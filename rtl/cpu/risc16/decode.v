==> flow/design.v <==
`timescale 1ns/100ps
module decode #(
	parameter	WIDTH	= 16,
	parameter	PCBITS	= 10,
	parameter	MSB	= WIDTH - 1,
	parameter	PSB	= PCBITS - 1
) (
	input		clock_i,
	input		reset_i,
	input		stall_ni,
	input	[2:0]	if_op_i,
	input	[2:0]	if_fn_i,
	input	[2:0]	if_cnd_i,
	input		if_mem_i,
	input		if_sf_i,
	input		if_cr_i,
	input	[3:0]	if_rd_i,
	input	[3:0]	if_rs0_i,
	input	[3:0]	if_rs1_i,
	input	[MSB:0]	if_imm_i,
	input	[MSB:0]	ex_bypass_i,	 
	input		ex_byp_a_i,
	input		ex_byp_b_i,
	input	[MSB:0]	mm_bypass_i,
	input		mm_byp_a_i,
	input		mm_byp_b_i,
	input		rf_wr_i,
	input	[3:0]	rf_reg_i,
	input	[MSB:0]	rf_dat_i,
	output	reg	[3:0]	id_rd_o		= 0,	 
	output	reg	[1:0]	id_bit_o	= 0,	 
	output	reg		id_cr_o		= 0,	 
	output	reg		id_sf_o		= 0,	 
	output	reg	[1:0]	id_dst_o	= 0,	 
	output	reg		id_sbb_o	= 0,	 
	output	reg		id_mul_o	= 0,	 
	output	reg		id_bra_o	= 0,
	output	reg		id_bx_o		= 0,
	output	reg		id_mem_o	= 0,
	output	reg		id_msr_o	= 0,
	output	reg		id_st_o		= 0,
	output	reg	[2:0]	id_cnd_o	= 0,
	output	reg	[MSB:0]	id_a_o,
	output	reg	[MSB:0]	id_b_o,
	output	reg	[MSB:0]	id_dat_o	 
);
wire	[MSB:0]	rf_d0, rf_d1;
wire	[1:0]	if_a_src, if_b_src;
wire	[MSB:0]	if_a_dat, if_b_dat;
assign	#2 if_a_src	= ex_byp_a_i ? 2'b10 :	 
			  mm_byp_a_i ? 2'b11 :   
			  (if_op_i==3'b001 || if_op_i==3'b110) ? 2'b01 : 2'b00 ;
assign	#2 if_b_src	= ex_byp_b_i ? 2'b10 :
			  mm_byp_b_i ? 2'b11 :
			  (if_op_i==3'b010 || if_op_i==3'b100 || if_op_i==3'b101) ? 2'b01 : 2'b00 ;
always @(posedge clock_i)
	if (reset_i)	id_rd_o	<= #2 0;
	else		id_rd_o	<= #2 if_rd_i;
always @(posedge clock_i)
	if (reset_i)	{id_bra_o, id_bx_o}	<= #2 0;
	else begin
		id_bra_o	<= #2 (if_op_i==3'b000 || if_op_i==3'b001) && if_fn_i==3'b101;
		id_bx_o		<= #2 (if_op_i==3'b110);
		id_cnd_o	<= #2 if_cnd_i;
	end
always @(posedge clock_i)
	if (reset_i)	id_mem_o	<= #2 0;
	else		id_mem_o	<= #2 if_mem_i;
wire	#2 msr	= (if_op_i==3'b001 || if_op_i == 3'b000) && (if_fn_i==3'b011);
always @(posedge clock_i)
	if (reset_i)	id_msr_o	<= #2 0;
	else		id_msr_o	<= #2 msr;
always @(posedge clock_i)
	if (reset_i)		id_st_o	<= #2 0;
	else if (stall_ni)	id_st_o	<= #2 (if_op_i==3'b101);
	else			id_st_o	<= #2 0;
always @(posedge clock_i)
	id_dat_o	<= #2 rf_d1 ;	 
always @(posedge clock_i)
	id_mul_o	<= #2 (if_fn_i==3'b010 && if_sf_i);
always @(posedge clock_i)
	if (reset_i)
		{id_cr_o, id_sf_o}	<= #2 2'b00;
	else if (stall_ni) begin
		id_cr_o	<= #2 if_cr_i;
		id_sf_o	<= #2 (if_op_i==3'b111) ? 1'b0 : if_sf_i ;
	end
always @(posedge clock_i)
	id_sbb_o	<= #2 (if_fn_i==3'b001);
always @(posedge clock_i)
	if (reset_i)
		id_dst_o	<= #2 0;
	else if (if_op_i==3'b100)
		id_dst_o	<= #2 1;
	else if (if_op_i==3'b001 || if_op_i==3'b000) begin
		if (if_fn_i==3'b010)
			id_dst_o	<= #2 2;
		else if (if_fn_i==3'b111 || if_fn_i==3'b100 || if_fn_i==3'b110)
			id_dst_o	<= #2 3;
		else
			id_dst_o	<= #2 0;
	end else
		id_dst_o	<= #2 0;
always @(posedge clock_i)
	if (!if_cr_i && if_fn_i[2:1]==2'b00)	 
		id_bit_o	<= #2 2'b11;	 
	else
		id_bit_o	<= #2 if_fn_i[1:0];
always @(posedge clock_i)
	id_a_o	<= #2 if_a_dat;
always @(posedge clock_i)
	id_b_o	<= #2 if_b_dat;
risc_rf_async #(
	.WIDTH		(WIDTH),
	.DEPTH		(4)
) RF (
	.clock_i	(clock_i),
	.p0_idx_i	(if_rs0_i),
	.p0_dat_o	(rf_d0),
	.p1_idx_i	(if_rs1_i),
	.p1_dat_o	(rf_d1),
	.wr_en_i	(rf_wr_i),
	.wr_idx_i	(rf_reg_i),
	.wr_dat_i	(rf_dat_i)
);
mux4to1 #(WIDTH) MUXA (
	.in0_i	(rf_d0),
	.in1_i	(if_imm_i),
	.in2_i	(ex_bypass_i),
	.in3_i	(mm_bypass_i),
	.sel_i	(if_a_src),
	.out_o	(if_a_dat)
);
mux4to1 #(WIDTH) MUXB (
	.in0_i	(rf_d1),
	.in1_i	(if_imm_i),
	.in2_i	(ex_bypass_i),
	.in3_i	(mm_bypass_i),
	.sel_i	(if_b_src),
	.out_o	(if_b_dat)
);
endmodule	 
`timescale 1ns/100ps
module risc_rf_async #(
	parameter	WIDTH	= 16,
	parameter	DEPTH	= 4,
	parameter	WORDS	= 1 << DEPTH,
	parameter	MSB	= WIDTH - 1,
	parameter	ISB	= DEPTH - 1
) (
	input		clock_i,
	input	[ISB:0]	p0_idx_i,
	output	[MSB:0]	p0_dat_o,
	input	[ISB:0]	p1_idx_i,
	output	[MSB:0]	p1_dat_o,
	input		wr_en_i,
	input	[ISB:0]	wr_idx_i,
	input	[MSB:0]	wr_dat_i
);
reg	[MSB:0]	bank0 [WORDS-1:0];
reg	[MSB:0]	bank1 [WORDS-1:0];
assign	#2 p0_dat_o	= bank0[p0_idx_i];
assign	#2 p1_dat_o	= bank1[p1_idx_i];
integer	ii;
initial	for (ii=0; ii<WORDS; ii=ii+1) {bank1[ii], bank0[ii]}	= 0;
always @(posedge clock_i)
	if (wr_en_i) begin
		bank0[wr_idx_i]	<= #2 wr_dat_i;
		bank1[wr_idx_i]	<= #2 wr_dat_i;
	end
endmodule	 
`timescale 1ns/100ps
module mux4to1 #(
	parameter	WIDTH	= 16,
	parameter	MSB	= WIDTH - 1
) (
	input	[1:0]	sel_i,
	input	[MSB:0]	in0_i,
	input	[MSB:0]	in1_i,
	input	[MSB:0]	in2_i,
	input	[MSB:0]	in3_i,
	output	reg	[MSB:0]	out_o
);
always @*
	case (sel_i)
		2'b00:	out_o	<= #3 in0_i;
		2'b01:	out_o	<= #3 in1_i;
		2'b10:	out_o	<= #3 in2_i;
		2'b11:	out_o	<= #3 in3_i;
	endcase
endmodule	 
### Reports on decode

The steps from the RTL of decode to its reports follow in flow order.
Lines are those of the file above, counted from 1.
Operators: Yosys type, input widths -> output width; for muxes data width and select width s.
Not given: n/a

| design | value |
|---|---|
| top | decode |
| clock | clock_i |
| standard-cell library | sky130hd |
| library corner | tt_025C_1v80 |

### Word-level counts

Counts by Yosys on the flattened word-level netlist (proc, flatten, opt, wreduce; memories kept). Register bits leave out memories and registers merged into their read ports (data or address); mux counts leave out enables and synchronous resets folded into registers. Print and check cells are left out. Cells with the same type and inputs are merged into one.
Memory sizes are those after Yosys's memory passes, which may raise the word count (mostly to a power of two), join words into wider ones and drop unused or constant bits.

| word-level totals | value |
|---|---|
| register bits after elaboration | 68 |
| RAM bits | 512 |
| memories | 2 |
| input port bits | 100 |
| output and inout bits | 68 |
| cells after elaboration | 73 |

| operators by class | value |
|---|---|
| equal/unequal tests | 19 |
| multiplexer cells | 16 |
| bitwise gates (word level) | 2 |
| reductions and logical operators | 17 |

Memories:

| name | depth | bits a word | read ports | wr ports | line | RTL |
|---|---|---|---|---|---|---|
| RF.bank0 | 16 | 16 | 1 | 1 | 160 | `reg [MSB:0] bank0 [WORDS-1:0];` |
| RF.bank1 | 16 | 16 | 1 | 1 | 161 | `reg [MSB:0] bank1 [WORDS-1:0];` |

Operators by type and width:

| cell | number |
|---|---|
| $pmux 16 s4 | 2 |
| $eq 3x3->1 const B | 8 |
| $mux 16 | 1 |
| $mux 2 | 6 |
| $eq 3x2->1 const B | 3 |
| $eq 2x2->1 const B | 4 |
| $logic_or 1x1->1 | 6 |
| $logic_not 2->1 | 3 |
| $eq 3x1->1 const B | 2 |
| $mux 1 | 6 |
| $logic_and 1x1->1 | 4 |
| $eq 2x1->1 const B | 2 |
| $mux 4 | 1 |
| $logic_not 3->1 | 1 |
| $reduce_or 3->1 | 1 |
| $not 1->1 | 2 |
| $reduce_or 2->1 | 1 |
| $logic_not 1->1 | 1 |

### Depth

Longest topological path by Yosys (ltp), each cell counted once; first at word level (registers and memories cut), then after technology mapping (sequential cells cut; the memories' decode and read muxes count).

| logic depth | value |
|---|---|
| depth in word-level cells | 8 |
| ABC_AREA | 0 |
| mapped depth | 8 |
| depth with buffers taken out | 4 |

### After synthesis

Source: synth_stat.txt of the flow (Yosys; design flattened, memories mapped). It holds for the ABC_AREA given above (unset counts as 0); a run with the other value may have another netlist.

| synthesis totals | value |
|---|---|
| standard cells after synthesis | 834 |
| chip area (Yosys) | 14387.5 um^2 |
| sequential area | 9078.7 um^2 |
| flip-flops | 324 |
| buffer cells | 61 |

Cells by type:

| cell type | number | area in all (um^2) |
|---|---|---|
| sky130_fd_sc_hd__edfxtp_1 | 259 | 7.78E+03 |
| sky130_fd_sc_hd__mux4_2 | 103 | 2.32E+03 |
| sky130_fd_sc_hd__dfxtp_1 | 65 | 1.3E+03 |
| sky130_fd_sc_hd__mux2i_1 | 61 | 610.586 |
| sky130_fd_sc_hd__mux4_1 | 10 | 262.752 |
| sky130_fd_sc_hd__mux2_2 | 20 | 225.216 |
| sky130_fd_sc_hd__a22oi_1 | 23 | 172.666 |
| sky130_fd_sc_hd__a222oi_1 | 16 | 160.154 |
| sky130_fd_sc_hd__o221ai_1 | 16 | 140.134 |
| sky130_fd_sc_hd__o21ai_0 | 27 | 135.13 |
| sky130_fd_sc_hd__nor2_1 | 35 | 131.376 |
| sky130_fd_sc_hd__a21oi_1 | 26 | 130.125 |
| sky130_fd_sc_hd__a221oi_1 | 12 | 105.101 |
| sky130_fd_sc_hd__clkbuf_1 | 27 | 101.347 |
| sky130_fd_sc_hd__buf_2 | 19 | 95.091 |
| sky130_fd_sc_hd__nor2b_1 | 12 | 75.072 |
| sky130_fd_sc_hd__nand2_1 | 19 | 71.318 |
| sky130_fd_sc_hd__nor3_1 | 12 | 60.058 |

Other cell types: 23; their cells: 72.
The figures by module come from a second, unflattened synthesis with its own total; it is not the netlist above.

| unflattened totals | value |
|---|---|
| cells (unflattened synthesis) | 703 |
| area (unflattened synthesis) | 14187.4 um^2 |

Each row is one instance without its submodules.

Modules:

| module | times used | cells | area (um^2) | sequential area (um^2) |
|---|---|---|---|---|
| risc_rf_async | 1 | 553 | 11669.9 | 7687.4 |
| decode | 1 | 110 | 1669.1 | 1391.3 |
| mux4to1 (WIDTH=16) | 2 | 20 | 424.2 | 0.0 |

### Path before layout

Path of least setup slack by OpenSTA after synthesis, without wires, with an ideal clock, recovery checks aside; 20% of the period is set as input and as output delay. Where synthesis merged equal registers, the netlist keeps one of their names.

| timing after synthesis | value |
|---|---|
| path type | input port to flip-flop |
| start point | in rf_reg_i[3] |
| end point | mem RF.bank1[0][0] |
| clock period | 3.09 ns |
| input delay | 0.618 ns |
| setup time | 0.409 ns |
| time at the first pin | 0.618 ns |
| arrival time | 2.265 ns |
| required time | 2.681 ns |
| setup slack | 0.415 ns |
| path delay | 2.056 ns |
| stages | 2 |
| buffers on the path | 0 |
| period reached after synthesis | 2.675 ns |

"path delay" = arrival - input delay + setup time.
"stages" counts driving pins, that of a launching flip-flop among them; a cell with two outputs on the path counts twice.
"period reached after synthesis" is the clock period less the worst setup slack; recovery checks do not enter. This is arithmetic on one report: input and output delays are still those of the set period (20% each).
The rows between start and end are the longest chain of elaborated cells between them; the timing report does not say that the signal goes this way. Where chains are equally long, one stands for them.
A line is the first line of the expression or statement that the cell stems from. Yosys adds cells for indexed reads and writes and turns some case tables into memories.

| on the way, after synthesis | value |
|---|---|
| path through | sky130_fd_sc_hd__or3b_2 > sky130_fd_sc_hd__nor3_1 |
| cells in the longest elaborated chain | 1 |
| elaborated cells on any way between the ends | 1 |
| RTL lines with such cells | 1 |
| classes of those cells | 1 x mux |

Ends and longest elaborated chain, after synthesis:

| what | line | RTL |
|---|---|---|
| from (decl) | 28 | `input [3:0] rf_reg_i,` |
| $mux 4 | 167 | `if (wr_en_i) begin` |
| to (decl) | 161 | `reg [MSB:0] bank1 [WORDS-1:0];` |

### Path in the finished layout

From the final timing report of job 1: the path of least setup slack in the routed layout; clock arrival at registers is part of the times.

| timing post-layout | value |
|---|---|
| path type | flip-flop to output port |
| start point | reg id_a_o[0] |
| end point | out id_a_o[0] |
| clock period | 2.12 ns |
| external output delay | 0.42 ns |
| time at the first pin | 0.58 ns |
| arrival time | 1.64 ns |
| required time | 1.70 ns |
| setup slack | 0.06 ns |
| stages | 2 |
| buffers on the path | 1 |

| on the way, post-layout | value |
|---|---|
| path through | sky130_fd_sc_hd__dfxtp_1 > sky130_fd_sc_hd__clkdlybuf4s50_1 |
| cells in the longest elaborated chain | 0 |
| elaborated cells on any way between the ends | 0 |
| RTL lines with such cells | 0 |

Ends and longest elaborated chain, post-layout:

| what | line | RTL |
|---|---|---|
| from (decl) | 43 | `output reg [MSB:0] id_a_o,` |
| from (assign) | 110 | `id_a_o <= #2 if_a_dat;` |
| to (decl) | 43 |  |

==> results <==
Below are 2 stored runs of the flow (Yosys, OpenROAD; platform sky130hd) on decode, each with its settings and what was measured, unordered. Constraints: input delay and output delay 20% of the set period each, output load 0.01 pF.
By "clock period reached" is meant the clock period of the run minus its worst setup slack. This is arithmetic on one report: input and output delays are still those of the set period (20% each).
"time used up by the worst setup path" = time allowed to the worst setup path (clock period - input delay - output delay, where it has them) - its slack; a late launch clock adds to it, a late capture clock takes from it.
"power consumption": no workload was simulated; the value follows from the tool's default switching activity.

## Job 1

==> flow/run.sh <==
#!/bin/bash
# the make line also repeats the synthesis and layout settings of config.mk as NAME=value (left out here)
make -C /OpenROAD-flow-scripts/flow DESIGN_CONFIG=/design/flow/config.mk WORK_HOME=/design/flow/orfs CLKGATE_MAP_FILE= finish
==> flow/config.mk <==
export PLATFORM = sky130hd
export DESIGN_NAME = decode
export DESIGN_NICKNAME = decode
export VERILOG_FILES = /design/flow/design.v
export SDC_FILE = /design/flow/constraint.sdc
export NUM_CORES = 4
export LEC_CHECK = 0
export CAP_MARGIN = 20
export CELL_PAD_IN_SITES_DETAIL_PLACEMENT = 0
export CELL_PAD_IN_SITES_GLOBAL_PLACEMENT = 0
export CORE_MARGIN = 2
export CORE_UTILIZATION = 70
export CTS_CLUSTER_SIZE = 83
export GPL_ROUTABILITY_DRIVEN = 1
export MIN_ROUTING_LAYER = met1
export PLACE_DENSITY_LB_ADDON = 0.14
export SLEW_MARGIN = 20
==> flow/constraint.sdc <==
create_clock -name core_clock -period 2.12 [get_ports {clock_i}]
set_input_delay 0.4240 -clock core_clock [delete_from_list [all_inputs] [get_ports {clock_i}]]
set_output_delay 0.4240 -clock core_clock [all_outputs]
set_load 0.01 [all_outputs]

| result of job 1 | value |
|---|---|
| cell area after synthesis | 14387.5 um^2 |
| area of the die | 21716.4 um^2 |
| standard-cell area of the final layout | 18341.3 um^2 |
| utilization of the finished layout | 90.6% |
| smallest setup slack | 0.060 ns |
| setup TNS | 0.000 ns |
| post-route worst hold slack | 0.401 ns |
| power consumption | 15.320 mW |
| clock period reached | 2.060 ns |
| time used up by the worst setup path | 1.64 ns |
| type of the worst setup path | flip-flop to output port |

## Job 2

==> flow/run.sh <==
#!/bin/bash
# the make line also repeats the synthesis and layout settings of config.mk as NAME=value (left out here)
make -C /OpenROAD-flow-scripts/flow DESIGN_CONFIG=/design/flow/config.mk WORK_HOME=/design/flow/orfs CLKGATE_MAP_FILE= finish
==> flow/config.mk <==
export PLATFORM = sky130hd
export DESIGN_NAME = decode
export DESIGN_NICKNAME = decode
export VERILOG_FILES = /design/flow/design.v
export SDC_FILE = /design/flow/constraint.sdc
export NUM_CORES = 4
export LEC_CHECK = 0
export CAP_MARGIN = 20
export CORE_MARGIN = 2
export CORE_UTILIZATION = 42
export HOLD_SLACK_MARGIN = 0.16
export PLACE_DENSITY = 0.64
export SETUP_SLACK_MARGIN = 1.17
export SLEW_MARGIN = 20
export TNS_END_PERCENT = 65
==> flow/constraint.sdc <==
create_clock -name core_clock -period 4.88 [get_ports {clock_i}]
set_input_delay 0.9760 -clock core_clock [delete_from_list [all_inputs] [get_ports {clock_i}]]
set_output_delay 0.9760 -clock core_clock [all_outputs]
set_load 0.01 [all_outputs]

| result of job 2 | value |
|---|---|
| cell area after synthesis | 14387.5 um^2 |
| area of the die | 35753.1 um^2 |
| standard-cell area of the final layout | 17712.0 um^2 |
| utilization of the finished layout | 52.7% |
| smallest setup slack | 2.018 ns |
| setup TNS | 0.000 ns |
| post-route worst hold slack | 0.468 ns |
| power consumption | 6.374 mW |
| clock period reached | 2.862 ns |
| time used up by the worst setup path | 1.89 ns |
| type of the worst setup path | input port to flip-flop |
